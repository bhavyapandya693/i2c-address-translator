==> flow/design.v <==
module i2c_addr_translator #(
  parameter [6:0]logical0= 7'h10,
  parameter [6:0]logical1= 7'h11,
  parameter [6:0]logical2= 7'h12,
  parameter [6:0]physical0= 7'h20,
  parameter [6:0]physical1 = 7'h21,
  parameter [6:0]physical2= 7'h22
)(
  input clk,
  input rst_n,
  input up_start, 
  input wire [6:0]up_addr, 
  input up_rw, 
  input wire [7:0]up_wr_data,
  output reg [7:0]up_rd_data,
  output reg up_busy,
  output reg up_done,
  output reg up_ack_error,
  output reg dn_start,
  output reg [6:0]dn_addr,
  output reg dn_rw,
  output reg [7:0]dn_wr_data,
  input  wire [7:0]dn_rd_data,
  input dn_busy,
  input dn_done,
  input dn_ack_error
);
  reg map_check; 
  reg [6:0]mapping_addr;
  always @(*) begin
    map_check =1'b1;
    mapping_addr =up_addr; 
    if (up_addr== logical0) begin
      mapping_addr= physical0;
    end
    else if (up_addr== logical1) begin
      mapping_addr= physical1;
    end
    else if (up_addr== logical2) begin
      mapping_addr= physical2;
    end
    else begin
      map_check = 1'b0;   
    end
  end
  localparam [1:0]
  ST_IDLE= 2'd0, 
  ST_LAUNCH_DN= 2'd1, 
  ST_WAIT_DN = 2'd2, 
  ST_DONE= 2'd3; 
  reg [1:0] state, next_state; 
  always @(posedge clk or negedge rst_n) begin
    if (!rst_n)
      state <= ST_IDLE;
    else
      state <= next_state;
  end
  always @(*) begin
    next_state= state;
    dn_start= 1'b0;
    case (state)
      ST_IDLE: begin
        if (up_start) begin
          if (map_check)
            next_state= ST_LAUNCH_DN;
          else
            next_state= ST_DONE;
        end
      end
      ST_LAUNCH_DN: begin
        dn_start= 1'b1;
        next_state= ST_WAIT_DN;
      end
      ST_WAIT_DN: begin
        if (dn_done)
          next_state= ST_DONE;
      end
      ST_DONE: begin
        next_state= ST_IDLE;
      end
    endcase
  end
  always @(posedge clk or negedge rst_n) begin
    if (!rst_n) begin
      up_busy <= 1'b0;
      up_done <= 1'b0;
      up_ack_error <= 1'b0;
      up_rd_data <= 8'd0;
      dn_addr <= 7'd0;
      dn_rw <= 1'b0;dn_wr_data<= 8'd0;
    end else begin
      up_done <= 1'b0;
      up_ack_error <= 1'b0;
      case (state)
        ST_IDLE: begin
          up_busy <= 1'b0;
          if (up_start) begin
            up_busy <= 1'b1;
            dn_rw <= up_rw;
            dn_wr_data <= up_wr_data;
            if (map_check)
              dn_addr <= mapping_addr;
            else
              dn_addr <= 7'h00;
          end
        end
        ST_LAUNCH_DN: begin
          up_busy <= 1'b1;
        end
        ST_WAIT_DN: begin
          up_busy <= 1'b1;
          if (dn_done) begin
            up_rd_data <= dn_rd_data;
            up_ack_error <= dn_ack_error;
          end
        end
        ST_DONE: begin
          up_busy <= 1'b0;
          up_done <= 1'b1;
        end
      endcase
    end
  end
endmodule
[Reports on i2c_addr_translator]
What the tools print for i2c_addr_translator, step after step.
Lines are those of the file above, counted from 1.
Library cell names are shortened.
Not given: n/a
Inputs
  top module: i2c_addr_translator
  clock: clk
  standard-cell library: sky130hd
  library corner: tt_025C_1v80

[Word-level counts]
Counts by Yosys on the flattened word-level netlist (proc, flatten, opt, wreduce; memories kept). Register bits leave out memories and registers merged into their read ports (data or address). Print and check cells are left out. Cells with the same type and inputs are merged into one.
Word-level totals
  register bits: 29
  output and inout bits: 28
  cells after elaboration: 39
Operators by class
  muxes and demuxes: 17
  eq/ne operators: 8
  reductions and logical operators: 6
Operators with widths (count)
  7-bit two-way mux: 4
  7-bit by 5-bit == test with 1-bit output with constant B: 3
  2-bit case mux with 4-bit select: 1
  1-bit two-way mux: 7
  2-bit AND reduction: 3
  2-bit two-way mux: 3
  2-bit == test with constant B: 2
  2-bit inequality test with constant B: 2
  3-bit OR reduction: 1
  1-bit case mux with 3-bit select: 1
  2-bit by 1-bit == test with 1-bit output with constant B: 1
  2-bit zero test: 1
  2-bit OR reduction: 1
  1-bit case mux with 2-bit select: 1

[Depth]
Depth = most cells in a row (Yosys ltp): at word level without a register or memory, in the mapped netlist without a sequential cell, where the memories' decode and read muxes count.
Logic depth
  word-level depth: 7
  ABC_AREA: 0
  gate-level depth with buffers: 4
  gate-level depth less buffers: 3

[Mapped cells and area]
The flow's flattened synthesis, as Yosys stat reports it; memories are mapped. The netlist is that of the ABC_AREA named above (0 if unset); the other value can give another one.
Cell types
  dfrtp_1: count 30, total area 750.72 um^2
  mux2_2: count 17, total area 191.434 um^2
  o41ai_2: count 2, total area 32.531 um^2
  dfstp_2: count 1, total area 26.275 um^2
  and2_1: count 4, total area 25.024 um^2
  a21o_1: count 3, total area 22.522 um^2
  inv_1: count 4, total area 15.014 um^2
  nand2_1: count 4, total area 15.014 um^2
  or3_4: count 1, total area 11.261 um^2
  or3b_4: count 1, total area 11.261 um^2
  nor3_1: count 2, total area 10.01 um^2
  o21ai_0: count 2, total area 10.01 um^2
  a211o_1: count 1, total area 8.758 um^2
  nor2_1: count 2, total area 7.507 um^2
  and3_1: count 1, total area 6.256 um^2
  buf_2: count 1, total area 5.005 um^2
  clkbuf_1: count 1, total area 3.754 um^2
Synthesis totals
  flip-flops: 31
  mapped area: 1152.4 um^2
  area of sequential cells: 777.0 um^2
  buffers: 2
  standard cells after synthesis: 77

[Worst setup path after synthesis]
OpenSTA on the mapped netlist: ideal clock, no wires. The path of least setup slack (recovery checks aside). Input and output delay are each 20% of the period. Register names are those of the netlist, which keeps one name where synthesis merged equal registers.
Timing post-synthesis
  path type: input -> register
  start: input port up_addr[5]
  end: register dn_addr[0]
  path slack: 0.148 ns
  delay of the path: 1.004 ns
  time at the first pin: 0.288 ns
  buffers on the path: 0
  stages on the path: 3
  data arrival time: 1.188 ns
  data required time: 1.336 ns
  setup time: 0.104 ns
  period: 1.44 ns
  input delay: 0.288 ns
  synthesis period reached: 1.292 ns
"delay of the path" = arrival - input delay + setup time.
"stages on the path" counts driving pins, that of a launching flip-flop among them; a cell with two outputs on the path counts twice.
"synthesis period reached" is the clock period less the worst setup slack; recovery checks do not enter. This is arithmetic on one report: input and output delays are still those of the set period (20% each).
The rows between start and end are the longest chain of elaborated cells between them; the timing report does not say that the signal goes this way. Where chains are equally long, one stands for them.
A line is the first line of the expression or statement that the cell stems from. Yosys adds cells for indexed reads and writes and turns some case tables into memories.
A register here has more assigning lines than the two given.
Between the ends, post-synthesis
  path through: or3b_4 or3_4 o41ai_2
  cells in the longest elaborated chain: 5
  elaborated cells between the ends (all ways): 10
  RTL lines with such cells: 4
  those cells by class: eq/ne (3); mux (7)
RTL lines, path post-synthesis
  from (decl): line 12  | input wire [6:0]up_addr,
  7-bit by 5-bit == test with 1-bit output: line 39  | else if (up_addr== logical2) begin
  7-bit two-way mux: line 39
  7-bit two-way mux: line 36  | else if (up_addr== logical1) begin
  7-bit two-way mux: line 33  | if (up_addr== logical0) begin
  7-bit two-way mux: line 101  | if (map_check)
  to (assign): line 102  | dn_addr <= mapping_addr;
  to (assign): line 104  | dn_addr <= 7'h00;
  to (decl): line 20  | output reg [6:0]dn_addr,

[Timing after layout]
Path of least setup slack in the final report of run 1 (OpenROAD, finished layout, wires in). Where an end is a register, its clock arrival counts in the times.
Timing post-layout
  path type: register -> output
  start: register up_ack_error
  end: output port up_ack_error
  period: 1.56 ns
  data required time: 1.25 ns
  stages on the path: 2
  data arrival time: 1.18 ns
  buffers on the path: 1
  path slack: 0.07 ns
  time at the first pin: 0.32 ns
  external output delay: 0.31 ns
A register here has more assigning lines than the two given.
Between the ends, post-layout
  path through: dfrtp_1 clkdlybuf4s50_1
  cells in the longest elaborated chain: 0
  elaborated cells between the ends (all ways): 0
  RTL lines with such cells: 0
RTL lines, path post-layout
  from (decl): line 18  | output reg up_ack_error,
  from (assign): line 87  | up_ack_error <= 1'b0;
  from (assign): line 114  | up_ack_error <= dn_ack_error;
  to (decl): line 18

Subject: flow runs of i2c_addr_translator

Hi,

Record of 2 stored runs of the RTL-to-layout flow on i2c_addr_translator, platform sky130hd. The runs are unordered. Constraints: input delay and output delay 20% of the set period each, output load 0.01 pF.
"achieved clock period (ns)" = clock period - worst setup slack. The figure is calculated, with input and output delays left at 20% of the set period.
"worst setup path time (ns)" means the part of the period allowed to the worst setup path (the constraints hold back 20% at inputs and 20% at outputs) less its slack; where the path has registers, the arrival times of their clocks count too.
"finish__power__total": no workload was simulated; the value follows from the tool's default switching activity.

Flow files of run 1
==> flow/run.sh <==
#!/bin/bash
# the make line also repeats the synthesis and layout settings of config.mk as NAME=value (left out here)
make -C /OpenROAD-flow-scripts/flow DESIGN_CONFIG=/design/flow/config.mk WORK_HOME=/design/flow/orfs CLKGATE_MAP_FILE= finish
==> flow/config.mk <==
export PLATFORM = sky130hd
export DESIGN_NAME = i2c_addr_translator
export DESIGN_NICKNAME = i2c_addr_translator
export VERILOG_FILES = /design/flow/design.v
export SDC_FILE = /design/flow/constraint.sdc
export NUM_CORES = 4
export LEC_CHECK = 0
export CAP_MARGIN = 20
export CORE_MARGIN = 2
export CORE_UTILIZATION = 40
export SLEW_MARGIN = 20
==> flow/constraint.sdc <==
create_clock -name core_clock -period 1.56 [get_ports {clk}]
set_input_delay 0.3120 -clock core_clock [delete_from_list [all_inputs] [get_ports {clk}]]
set_output_delay 0.3120 -clock core_clock [all_outputs]
set_load 0.01 [all_outputs]

report of run 1
yosys chip area after synthesis (um^2): 1152.4
finish__design__die__area: 3326.4
finish__design__instance__area__stdcell: 1948.1
finish__design__instance__utilization: 0.7064
finish__timing__setup__ws: 0.070
finish__timing__setup__tns: 0.000
finish__timing__hold__ws: 0.346
finish__power__total: 1.427e-03
achieved clock period (ns): 1.490
worst setup path time (ns): 1.18
worst setup path kind: register -> output

Flow files of run 2
==> flow/run.sh <==
#!/bin/bash
# the make line also repeats the synthesis and layout settings of config.mk as NAME=value (left out here)
make -C /OpenROAD-flow-scripts/flow DESIGN_CONFIG=/design/flow/config.mk WORK_HOME=/design/flow/orfs CLKGATE_MAP_FILE= finish
==> flow/config.mk <==
export PLATFORM = sky130hd
export DESIGN_NAME = i2c_addr_translator
export DESIGN_NICKNAME = i2c_addr_translator
export VERILOG_FILES = /design/flow/design.v
export SDC_FILE = /design/flow/constraint.sdc
export NUM_CORES = 4
export LEC_CHECK = 0
export CAP_MARGIN = 35
export CELL_PAD_IN_SITES_DETAIL_PLACEMENT = 2
export CORE_ASPECT_RATIO = 0.73
export CORE_MARGIN = 6
export CORE_UTILIZATION = 58
export CTS_CLUSTER_DIAMETER = 291
export GPL_ROUTABILITY_DRIVEN = 0
export GPL_TIMING_DRIVEN = 0
export PLACE_DENSITY = 0.4
export SETUP_SLACK_MARGIN = 0.09
export SLEW_MARGIN = 20
==> flow/constraint.sdc <==
create_clock -name core_clock -period 0.938 [get_ports {clk}]
set_input_delay 0.1876 -clock core_clock [delete_from_list [all_inputs] [get_ports {clk}]]
set_output_delay 0.1876 -clock core_clock [all_outputs]
set_load 0.01 [all_outputs]

report of run 2: did not finish, place, GPL-0301

Regards
