==> flow/design.v <==
`timescale 1ns/1ps
module i2c_slave #(
  parameter [6:0]slave_addr = 7'h20 
)(
    input rst_n,
    input scl,
    inout sda,
  output reg  [7:0]reg_data_out,   
  input  wire [7:0]reg_data_in     
);
  wire sda_in;
  reg  sda_drive_low;               
  assign sda =sda_drive_low ? 1'b0 : 1'bz;
  assign sda_in =sda;
  localparam [3:0]
      ST_IDLE= 4'd0, 
      ST_ADDR= 4'd1, 
      ST_ADDR_ACK= 4'd2, 
      ST_WRITE= 4'd3, 
      ST_WRITE_ACK = 4'd4, 
      ST_READ = 4'd5, 
      ST_READ_ACK = 4'd6, 
      ST_IGNORE = 4'd7; 
  reg [3:0]state; 
  reg [7:0]shift_reg;
  reg [2:0]bit_count; 
  reg rw;
  reg [7:0]mem; 
  always @(negedge scl or negedge rst_n) begin
    if (!rst_n) begin
      sda_drive_low <= 1'b0; 
    end else begin 
      case (state)
        ST_ADDR_ACK, 
        ST_WRITE_ACK: begin
          sda_drive_low <= 1'b1;
        end
        ST_READ: begin 
          if (shift_reg[bit_count] == 1'b0)
            sda_drive_low <= 1'b1;
          else
            sda_drive_low <= 1'b0;
        end
        default: begin
          sda_drive_low <= 1'b0;
        end
      endcase
    end
  end
  always @(posedge scl or negedge rst_n) begin
    if (!rst_n) begin 
      state <= ST_IDLE;
      bit_count <= 3'd0;
      shift_reg <= 8'd0;
      rw <= 1'b0;
      mem <= 8'd0;
      reg_data_out <= 8'd0;
    end else begin
      case (state)
        ST_IDLE: begin
          if (sda_in == 1'b0) begin
            state <= ST_ADDR;
            bit_count <= 3'd7;
          end
        end
        ST_ADDR: begin
          shift_reg[bit_count] <= sda_in;
          if (bit_count == 3'd0) begin
            rw <= sda_in;
            if (shift_reg[7:1] == slave_addr)
              state <= ST_ADDR_ACK; 
            else
              state <= ST_IGNORE; 
          end else begin
            bit_count <= bit_count - 3'd1;
          end
        end
        ST_ADDR_ACK: begin
          if (rw == 1'b0) begin 
            state <= ST_WRITE;
            bit_count <= 3'd7;
          end else begin
            state <= ST_READ; 
            bit_count <= 3'd7;
            shift_reg <= reg_data_in; 
          end
        end
        ST_WRITE: begin
          shift_reg[bit_count] <= sda_in;
          if (bit_count == 3'd0) begin
            mem <= {shift_reg[7:1], sda_in};
            reg_data_out <= {shift_reg[7:1], sda_in};
            state <= ST_WRITE_ACK;
          end else begin
            bit_count <= bit_count - 3'd1;
          end
        end
        ST_WRITE_ACK: begin
          state <= ST_IDLE; 
        end
        ST_READ: begin
          if (bit_count == 3'd0)
            state <= ST_READ_ACK;
          else
            bit_count <= bit_count - 3'd1;
        end
        ST_READ_ACK: begin
          if (sda_in == 1'b0) begin
            state <= ST_READ;
            bit_count <= 3'd7;
            shift_reg <= reg_data_in;
          end else begin
            state <= ST_IDLE;
          end
        end
        ST_IGNORE: begin
          state <= ST_IDLE;
        end
        default: state <= ST_IDLE;
      endcase
    end
  end
endmodule
* Tool chain data of i2c_slave
What the tools print for i2c_slave, step after step.
Lines are those of the file above, counted from 1.
Library cell names are shortened.
Not given: -
- Design top :: i2c_slave
- Clock :: scl
- Standard-cell library :: sky130hd
- Corner :: tt_025C_1v80

* After elaboration
Yosys after proc, flatten, opt, wreduce and memory -nomap, before mapping. Memory bits, and registers merged into a memory's read port (data or address), are not among the register bits. Print and check cells are not counted. Equal cells are merged and count once.
- Add/subtract/negate cells :: 2
- Equality and inequality tests :: 15
- Shift operators :: 3
- Multiplexer cells :: 17
- Bitwise gates (word level) :: 3
- Reduce/logical cells :: 13
** Operator list (number)
- parallel mux 8 bit (select 3 bit) :: 1
- parallel mux 4 bit (select 6 bit) :: 1
- != test 2 bit (second input constant) :: 8
- 2-to-1 mux 8 bit :: 2
- 2-to-1 mux 4 bit :: 4
- 2-to-1 mux 3 bit :: 5
- equality test 4 x 3 -> 1 bit (second input constant) :: 3
- parallel mux 3 bit (select 3 bit) :: 1
- variable shift 1 x 4 -> 8 bit :: 1
- variable shift 1 x 4 -> 8 bit (first input constant) :: 1
- equality test 4 x 2 -> 1 bit (second input constant) :: 2
- indexed select 8 x 3 -> 1 bit :: 1
- AND 8 bit :: 1
- bitwise OR 8 bit :: 1
- NOT 8 bit :: 1
- equality test 7 x 6 -> 1 bit (second input constant) :: 1
- OR reduction 2 bit :: 3
- AND reduction 3 bit :: 2
- nonzero test 6 bit :: 1
- AND reduction 2 bit :: 2
- negator 3 -> 4 bit :: 1
- equality test 4 x 1 -> 1 bit (second input constant) :: 1
- zero test 4 bit :: 1
- AND reduction 4 bit :: 1
- subtractor 3 x 1 -> 3 bit (second input constant) :: 1
- zero test 3 bit :: 1
- nonzero test 3 bit :: 1
- OR reduction 3 bit :: 1
Not listed: further kinds 2, cells in them 3.
- Bits in registers :: 25
- Input port bits :: 10
- Output and inout port bits :: 9
- Cells after elaboration :: 59

* Logic depth
Depth = most cells in a row (Yosys ltp): at word level without a register or memory, in the mapped netlist without a sequential cell, where the memories' decode and read muxes count.
- Depth after elaboration :: 6
- ABC_AREA :: 0
- Mapped depth :: 7
- Gate-level depth less buffers :: 6

* Mapped cells and area
Yosys stat after the flow's synthesis: flattened, memories mapped to cells. It holds for the ABC_AREA given above (unset counts as 0); a run with the other value may have another netlist.
** Cells by type (number)
- dfrtp_1 :: 24
- a2bb2oi_1 :: 8
- ha_1 :: 5
- o21ai_0 :: 10
- mux2_2 :: 4
- a21oi_1 :: 8
- and2b_1 :: 4
- inv_1 :: 8
- dfstp_2 :: 1
- o22ai_1 :: 4
- nand2_1 :: 6
- nand2b_1 :: 3
- a21o_1 :: 2
- a2bb2oi_2 :: 1
- buf_4 :: 2
- mux2_4 :: 1
- and2_1 :: 2
- or2_2 :: 2
Not listed: further types 13, cells in them 15.
- Mapped cells :: 110
- Synthesis area :: 1206.2 um^2
- Area of sequential cells :: 626.9 um^2
- Flip-flops :: 25
- Buffers :: 7

Ticket comment

Measured data: module i2c_slave, platform sky130hd, 2 stored runs of the flow under differing settings, order arbitrary. Input and output delays are each 20% of the period that was set; the output load is 0.01 pF.
"clock period achieved" means the clock period less the worst setup slack. The figure is calculated, with input and output delays left at 20% of the set period.
"worst setup path time" means the part of the period allowed to the worst setup path (the constraints hold back 20% at inputs and 20% at outputs) less its slack; where the path has registers, the arrival times of their clocks count too.
"total power after layout" rests on the timing tool's default activity at the inputs, not on a simulated workload.
"worst setup path time" is known to 10 ps.

** Run 1
- Settings :: period_ns=3.72; CORE_UTILIZATION=71; SETUP_SLACK_MARGIN=1.01; PLACE_DENSITY_LB_ADDON=0.07; CORE_MARGIN=7; MAX_ROUTING_LAYER=met4; CAP_MARGIN=20; SLEW_MARGIN=20
- Standard-cell area after routing :: 1360.0 um^2
- Total power after layout :: 407.2 uW
- Worst setup path time :: 2090 ps
- Type of the worst setup path :: flip-flop to flip-flop
- Utilization :: 0.882
- Setup slack of the critical path :: 1629 ps
- Post-route setup TNS :: 0 ps
- Clock period achieved :: 2091 ps
- Area of the synthesized netlist :: 1206.2 um^2
- Area of the die :: 3048.7 um^2

** Run 2
- Settings :: period_ns=1.92; CORE_UTILIZATION=61; CELL_PAD_IN_SITES_GLOBAL_PLACEMENT=0; CELL_PAD_IN_SITES_DETAIL_PLACEMENT=1; TNS_END_PERCENT=45; ABC_AREA=0; GPL_TIMING_DRIVEN=1; CTS_CLUSTER_DIAMETER=349; CAP_MARGIN=35; MAX_ROUTING_LAYER=met5; CORE_MARGIN=2; SLEW_MARGIN=20
- Outcome :: no final report: routing broke off with DPL-0033
